==> flow/design.v <==
module hex2seven_seg(
    input [3:0] hex,
    input CE,
    output [6:0] seven_segment
);
wire [6:0] temp;
assign temp =   {7{hex == 0}} & ~7'b0111111 | 
                {7{hex == 1}} & ~7'b0000110 | 
                {7{hex == 2}} & ~7'b1011011 |
                {7{hex == 3}} & ~7'b1001111 |
                {7{hex == 4}} & ~7'b1100110 |
                {7{hex == 5}} & ~7'b1101101 |
                {7{hex == 6}} & ~7'b1111101 |
                {7{hex == 7}} & ~7'b0000111 |
                {7{hex == 8}} & ~7'b1111111 |
                {7{hex == 9}} & ~7'b1101111 |
                {7{hex == 4'ha}} & ~7'b1110111 |
                {7{hex == 4'hb}} & ~7'b1111100 |
                {7{hex == 4'hc}} & ~7'b0111001 |
                {7{hex == 4'hd}} & ~7'b1011110 |
                {7{hex == 4'he}} & ~7'b1111001 |
                {7{hex == 4'hf}} & ~7'b1110001;
assign seven_segment =  {7{CE == 0}} | temp; 
endmodule
module memory(
    input clk,
    input reset,
    input [7:0] value,
    input [2:0] addr,
    input w_button2, w_button3, w_button4,
    output [7:0] led,
    output [6:0] ss1, ss2, ss5, ss6, ss7
);
reg [7:0] mem[7:0];
reg [7:0] mem_cur;
reg active;
reg [2:0] blink;
reg [7:0] blink_buffer;
reg __button2, __button3, __button4;
reg _button2, _button3, _button4;
wire button2, button2_up, button3, button3_up, button4, button4_up;
assign button2 = ~_button2 & __button2;
assign button2_up = _button2 & ~__button2;
assign button3 = ~_button3 & __button3;
assign button3_up = _button3 & ~__button3;
assign button4 = ~_button4 & __button4;
assign button4_up = _button4 & ~__button4;
assign led = mem_cur;
hex2seven_seg inst1(
    .hex(mem_cur[3:0]),
    .CE(1),
    .seven_segment(ss1)
);
hex2seven_seg inst2(
    .hex(mem_cur[7:4]),
    .CE(1),
    .seven_segment(ss2)
);
hex2seven_seg inst5(
    .hex(value[3:0]),
    .CE(1),
    .seven_segment(ss5)
);
hex2seven_seg inst6(
    .hex(value[7:4]),
    .CE(1),
    .seven_segment(ss6)
);
hex2seven_seg inst7(
    .hex({1'b0, addr[2:0]}),
    .CE(1),
    .seven_segment(ss7)
);
always @(posedge clk) begin
    __button2 <= ~reset ? 0 : ~w_button2;
    _button2 <= ~reset ? 0 : __button2;
    __button3 <= ~reset ? 0 : ~w_button3;
    _button3 <= ~reset ? 0 : __button3;
    __button4 <= ~reset ? 0 : ~w_button4;
    _button4 <= ~reset ? 0 : __button4;
end
always @(posedge clk) begin
    mem_cur = button3 ? mem[addr] : mem_cur;
end
always @(posedge clk) begin
    mem[0] <= ~reset ? 0 : button2 & addr == 0 ? value : mem[0];
    mem[1] <= ~reset ? 0 : button2 & addr == 1 ? value : mem[1];
    mem[2] <= ~reset ? 0 : button2 & addr == 2 ? value : mem[2];
    mem[3] <= ~reset ? 0 : button2 & addr == 3 ? value : mem[3];
    mem[4] <= ~reset ? 0 : button2 & addr == 4 ? value : mem[4];
    mem[5] <= ~reset ? 0 : button2 & addr == 5 ? value : mem[5];
    mem[6] <= ~reset ? 0 : button2 & addr == 6 ? value : mem[6];
    mem[7] <= ~reset ? 0 : button2 & addr == 7 ? value : mem[7];
end
endmodule
module hex2decimal(
    input [7:0] hex,
    output [11:0] decimal
);
wire m_200, m_100;
wire [7:0] temp_hex;
wire [3:0] temp_hex1;
assign m_200 = hex >= 200;
assign m_100 = hex >= 100;
assign decimal[11:10] = 2'b0;
assign decimal[9] = m_200;
assign decimal[8] = m_100 & ~m_200;
assign temp_hex = hex - (m_200 ? 200 : 0) - ((m_100 & ~m_200) ? 100 : 0);
assign decimal[7:4] =   {7{temp_hex >= 10 & temp_hex < 20}} & 4'd1 |
                        {7{temp_hex >= 20 & temp_hex < 30}} & 4'd2 |
                        {7{temp_hex >= 30 & temp_hex < 40}} & 4'd3 |
                        {7{temp_hex >= 40 & temp_hex < 50}} & 4'd4 |
                        {7{temp_hex >= 50 & temp_hex < 60}} & 4'd5 |
                        {7{temp_hex >= 60 & temp_hex < 70}} & 4'd6 |
                        {7{temp_hex >= 70 & temp_hex < 80}} & 4'd7 |
                        {7{temp_hex >= 80 & temp_hex < 90}} & 4'd8 |
                        {7{temp_hex >= 90}}                 & 4'd9;
assign temp_hex1 = temp_hex - decimal[7:4]*10;
assign decimal[3:0] = temp_hex1;
endmodule
module perevod(
    input clk,
    input reset,
    input w_button2,
    input [7:0] switch,
    output [6:0] ss1, ss2, ss3, ss4, ss5, ss6, ss7, ss8,
    output [7:0] diods,
    output diod_co
);
reg [7:0] mem1;
reg [11:0] mem2;
assign diods = mem1;
reg __button2;
reg _button2;
wire button2, button2_up;
assign button2 = ~_button2 & __button2;
assign button2_up = _button2 & ~__button2;
hex2seven_seg inst1(
    .hex(mem2[3:0]),
    .seven_segment(ss1)
);
hex2seven_seg inst2(
    .hex(mem2[7:4]),
    .seven_segment(ss2)
);
hex2seven_seg inst3(
    .hex(mem2[11:8]),
    .seven_segment(ss3)
);
hex2seven_seg inst4(
    .hex({4'b0}),
    .seven_segment(ss4)
);
hex2seven_seg inst5(
    .hex(mem1[3:0]),
    .seven_segment(ss5)
);
hex2seven_seg inst6(
    .hex(mem1[7:4]),
    .seven_segment(ss6)
);
hex2seven_seg inst7(
    .hex(mem2[3:0]),
    .seven_segment(ss7)
);
hex2seven_seg inst8(
    .hex(mem2[7:4]),
    .seven_segment(ss8)
);
assign diod_co = mem2[8] | mem2[9];
always @(posedge clk) begin
    __button2 <= ~reset ? 0 : ~w_button2;
    _button2 <= ~reset ? 0 : __button2;
end
wire [11:0] temp_decimal;
hex2decimal inst9(
    .hex(mem1[7:0]),
    .decimal(temp_decimal)
);
always @(posedge clk) begin
    mem1 <=  ~reset ? 0 : button2 ? switch : mem1;
    mem2 <=  ~reset ? 0 : button2_up ? temp_decimal : mem2;
end
endmodule
---- From RTL to reports: perevod ----
What the tools print for perevod, step after step.
Line numbers count from 1 in the design file above.
Cell names lack the library's common part.
The mark - stands for no value.
set-up
  design top .............................. perevod
  clock input ............................. clk
  standard-cell library ................... sky130hd
  timing corner ........................... tt_025C_1v80

---- Word-level counts ----
Yosys after proc, flatten, opt, wreduce and memory -nomap, before mapping. Enables and synchronous resets that opt folds into registers are not counted as muxes. Memory bits, and registers merged into a memory's read port (data or address), are not among the register bits. Print and check cells are not counted. Equal cells are merged and count once.
bit counts
  word-level cells ........................ 191
  register bits ........................... 20
cells by class
  eq/ne operators ......................... 59
  magnitude comparators ................... 19
  bitwise gates (word level) .............. 98
  add/sub/neg operators ................... 3
  muxes and demuxes ....................... 2
  $mul .................................... 1
  reduce/logical cells .................... 5
operators with widths
  operator                                                                      number
  7-bit OR                                                                      20
  4-bit == test with constant B                                                 28
  7-bit by 6-bit OR with 7-bit output                                           14
  7-bit by 5-bit OR with 7-bit output                                           12
  4-bit by 3-bit == test with 1-bit output with constant B                      16
  7-bit by 2-bit OR with 7-bit output                                           8
  7-bit by 4-bit OR with 7-bit output                                           8
  4-bit by 2-bit == test with 1-bit output with constant B                      8
  8-bit by 7-bit greater-or-equal comparator with 1-bit output with constant B  4
  7-bit by 3-bit OR with 7-bit output                                           4
  8-bit by 6-bit greater-or-equal comparator with 1-bit output with constant B  3
  8-bit by 6-bit < comparator with 1-bit output with constant B                 3
  8-bit by 7-bit < comparator with 1-bit output with constant B                 3
  4-bit logical NOT                                                             5
  4-bit by 1-bit == test with 1-bit output with constant B                      4
  4-bit by 3-bit OR with 4-bit output                                           4
  8-bit by 5-bit greater-or-equal comparator with 1-bit output with constant B  2
  8-bit by 5-bit < comparator with 1-bit output with constant B                 2
  1-bit inverter                                                                12
  4-bit by 3-bit multiplier with 3-bit output with constant B                   1
  1-bit bitwise AND                                                             11
  4-bit OR                                                                      2
  8-bit by 4-bit greater-or-equal comparator with 1-bit output with constant B  1
  8-bit by 7-bit subtractor with 8-bit output                                   1
  8-bit subtractor                                                              1
  8-bit greater-or-equal comparator with constant B                             1
  8-bit two-way mux                                                             1
  7-bit two-way mux                                                             1
Other operator kinds: 6; their cells: 7.

---- Depth ----
Depth = most cells in a row (Yosys ltp): at word level without a register or memory, in the mapped netlist without a sequential cell, where the memories' decode and read muxes count.
logic depth
  depth after elaboration ................. 17
  ABC_AREA ................................ 0
  mapped depth ............................ 4

---- Netlist ----
Source: synth_stat.txt of the flow (Yosys; design flattened, memories mapped). It holds for the ABC_AREA given above (unset counts as 0); a run with the other value may have another netlist.
cell types
  cell type  number
  buf_4      56
  dfxtp_1    12
  mux2i_1    9
  nor2b_1    10
  o311ai_2   1
  and2_1     2
  buf_6      1
  o311a_1    1
  o2111ai_1  1
  and2b_1    1
  conb_1     2
  or2_2      1
  o21ai_1    1
  clkbuf_1   1
  inv_1      1
  nand2_1    1
mapped netlist
  mapped flip-flops ....................... 12
  mapped cells ............................ 101
  sequential area ......................... 240.2 um^2
  synthesis area .......................... 909.6 um^2
By module: a second synthesis without flattening, with its own total; a netlist apart from the flattened one above.
second synthesis, totals
  cell total of the unflattened synthesis .. 483
  area total of the unflattened synthesis .. 3861.2 um^2
Each row is one instance without its submodules.
by module
  module         instances  area (um^2)  cells
  hex2seven_seg  8          271.5        35
  perevod        1          885.8        95
  hex2decimal    1          803.3        108

---- Worst setup path after synthesis ----
OpenSTA on the mapped netlist: ideal clock, no wires. The path of least setup slack (recovery checks aside). Input and output delay are each 20% of the period. Register names are those of the netlist, which keeps one name where synthesis merged equal registers.
timing after synthesis
  kind .................................... flip-flop to flip-flop
  from .................................... register mem1[3]
  to ...................................... register mem2[8]
  driving pins on the path ................ 4
  arrival ................................. 0.899 ns
  delay of the path ....................... 1.022 ns
  buffers on the path ..................... 0
  slack ................................... 0.168 ns
  library setup time ...................... 0.123 ns
  period .................................. 1.19 ns
  synthesis period reached ................ 1.022 ns
"delay of the path" is the arrival time less input delay plus setup time.
"driving pins on the path": output pins that drive a net of the path, with the launching flip-flop's if there is one; two outputs of one cell count as two.
"synthesis period reached" = period - worst setup slack (recovery checks aside). The figure is calculated, with input and output delays left at 20% of the set period.
Between the ends stands the longest chain of elaborated cells between them, by number of cells; it is not shown to be the way that was timed. Of several equally long chains one is given.
Each line given opens the expression or statement behind the cell; cells for indexed reads and writes are added by Yosys, which also makes memories of some case tables.
between the ends, after synthesis
  cells stage by stage .................... dfxtp_1 o311a_1 o2111ai_1 o21ai_1
  cells in the longest elaborated chain ... 3
RTL lines, path after synthesis
  what                               RTL line  source
  start: declaration                 130       reg [7:0] mem1;
  start: assignment                  181       mem1 <=  ~reset ? 0 : button2 ? switch : mem1;
  8-bit greater-or-equal comparator  103       assign m_200 = hex >= 200;
  1-bit inverter                     107       assign decimal[8] = m_100 & ~m_200;
  1-bit bitwise AND                  107
  end: assignment                    182       mem2 <=  ~reset ? 0 : button2_up ? temp_decimal : mem2;

---- Path in the finished layout ----
From the final timing report of stored run 1: the path of least setup slack in the routed layout; clock arrival at registers is part of the times.
timing after layout
  kind .................................... flip-flop to output port
  from .................................... register mem2[9]
  to ...................................... output diod_co
  slack ................................... -0.12 ns
  buffers on the path ..................... 1
  driving pins on the path ................ 3
  period .................................. 1.03 ns
  arrival ................................. 0.94 ns
  external output delay ................... 0.21 ns
Between the ends stands the longest chain of elaborated cells between them, by number of cells; it is not shown to be the way that was timed. Of several equally long chains one is given.
between the ends, after layout
  cells stage by stage .................... dfxtp_2 or2_4 buf_6
  cells in the longest elaborated chain ... 1
RTL lines, path after layout
  what               RTL line  source
  start: assignment  182       mem2 <=  ~reset ? 0 : button2_up ? temp_decimal : mem2;
  1-bit OR           170       assign diod_co = mem2[8] | mem2[9];
  end: declaration   128       output diod_co

Data sheet: physical implementation of perevod

Record of 2 stored runs of the RTL-to-layout flow on perevod, platform sky130hd. The runs are unordered. Constraints: input delay and output delay 20% of the set period each, output load 0.01 pF.
"achieved period" means the clock period less the worst setup slack. The figure is calculated, with input and output delays left at 20% of the set period.
"time of the worst setup path" means the part of the period allowed to the worst setup path (the constraints hold back 20% at inputs and 20% at outputs) less its slack; where the path has registers, the arrival times of their clocks count too.
"total power after layout": no workload was simulated; the value follows from the tool's default switching activity.

======== stored run 1 ========
==> flow/run.sh <==
#!/bin/bash
# the make line also repeats the synthesis and layout settings of config.mk as NAME=value (left out here)
make -C /OpenROAD-flow-scripts/flow DESIGN_CONFIG=/design/flow/config.mk WORK_HOME=/design/flow/orfs CLKGATE_MAP_FILE= finish
==> flow/config.mk <==
export PLATFORM = sky130hd
export DESIGN_NAME = perevod
export DESIGN_NICKNAME = perevod
export VERILOG_FILES = /design/flow/design.v
export SDC_FILE = /design/flow/constraint.sdc
export NUM_CORES = 4
export LEC_CHECK = 0
export CAP_MARGIN = 20
export CORE_MARGIN = 2
export CORE_UTILIZATION = 45
export SLEW_MARGIN = 20
==> flow/constraint.sdc <==
create_clock -name core_clock -period 1.03 [get_ports {clk}]
set_input_delay 0.2060 -clock core_clock [delete_from_list [all_inputs] [get_ports {clk}]]
set_output_delay 0.2060 -clock core_clock [all_outputs]
set_load 0.01 [all_outputs]

-------- measured, stored run 1 --------
  die outline area ........................ 2397.1 um^2
  chip area after synthesis (Yosys) ....... 909.6 um^2
  standard-cell area after layout ......... 1004.7 um^2
  total negative slack .................... -0.198 ns
  final design utilization ................ 0.517
  total power after layout ................ 1.019 mW
  time of the worst setup path ............ 0.94 ns
  class of the worst setup path ........... flip-flop to output port
  worst slack on setup checks ............. -0.116 ns
  worst hold slack in the final report .... 0.448 ns
  achieved period ......................... 1.146 ns

======== stored run 2 ========
==> flow/run.sh <==
#!/bin/bash
# the make line also repeats the synthesis and layout settings of config.mk as NAME=value (left out here)
make -C /OpenROAD-flow-scripts/flow DESIGN_CONFIG=/design/flow/config.mk WORK_HOME=/design/flow/orfs CLKGATE_MAP_FILE= finish
==> flow/config.mk <==
export PLATFORM = sky130hd
export DESIGN_NAME = perevod
export DESIGN_NICKNAME = perevod
export VERILOG_FILES = /design/flow/design.v
export SDC_FILE = /design/flow/constraint.sdc
export NUM_CORES = 4
export LEC_CHECK = 0
export ABC_AREA = 0
export CAP_MARGIN = 20
export CORE_MARGIN = 5
export CORE_UTILIZATION = 40
export CTS_CLUSTER_DIAMETER = 40
export CTS_CLUSTER_SIZE = 13
export GPL_ROUTABILITY_DRIVEN = 0
export HOLD_SLACK_MARGIN = -0.07
export PLACE_DENSITY_LB_ADDON = 0.11
export SLEW_MARGIN = 20
export TNS_END_PERCENT = 75
==> flow/constraint.sdc <==
create_clock -name core_clock -period 0.653 [get_ports {clk}]
set_input_delay 0.1306 -clock core_clock [delete_from_list [all_inputs] [get_ports {clk}]]
set_output_delay 0.1306 -clock core_clock [all_outputs]
set_load 0.01 [all_outputs]

-------- measured, stored run 2 --------
  die outline area ........................ 3327.6 um^2
  chip area after synthesis (Yosys) ....... 909.6 um^2
  standard-cell area after layout ......... 1066.0 um^2
  total negative slack .................... -5.891 ns
  final design utilization ................ 0.487
  total power after layout ................ 1.797 mW
  time of the worst setup path ............ 0.96 ns
  class of the worst setup path ........... flip-flop to output port
  worst slack on setup checks ............. -0.434 ns
  worst hold slack in the final report .... 0.324 ns
  achieved period ......................... 1.087 ns
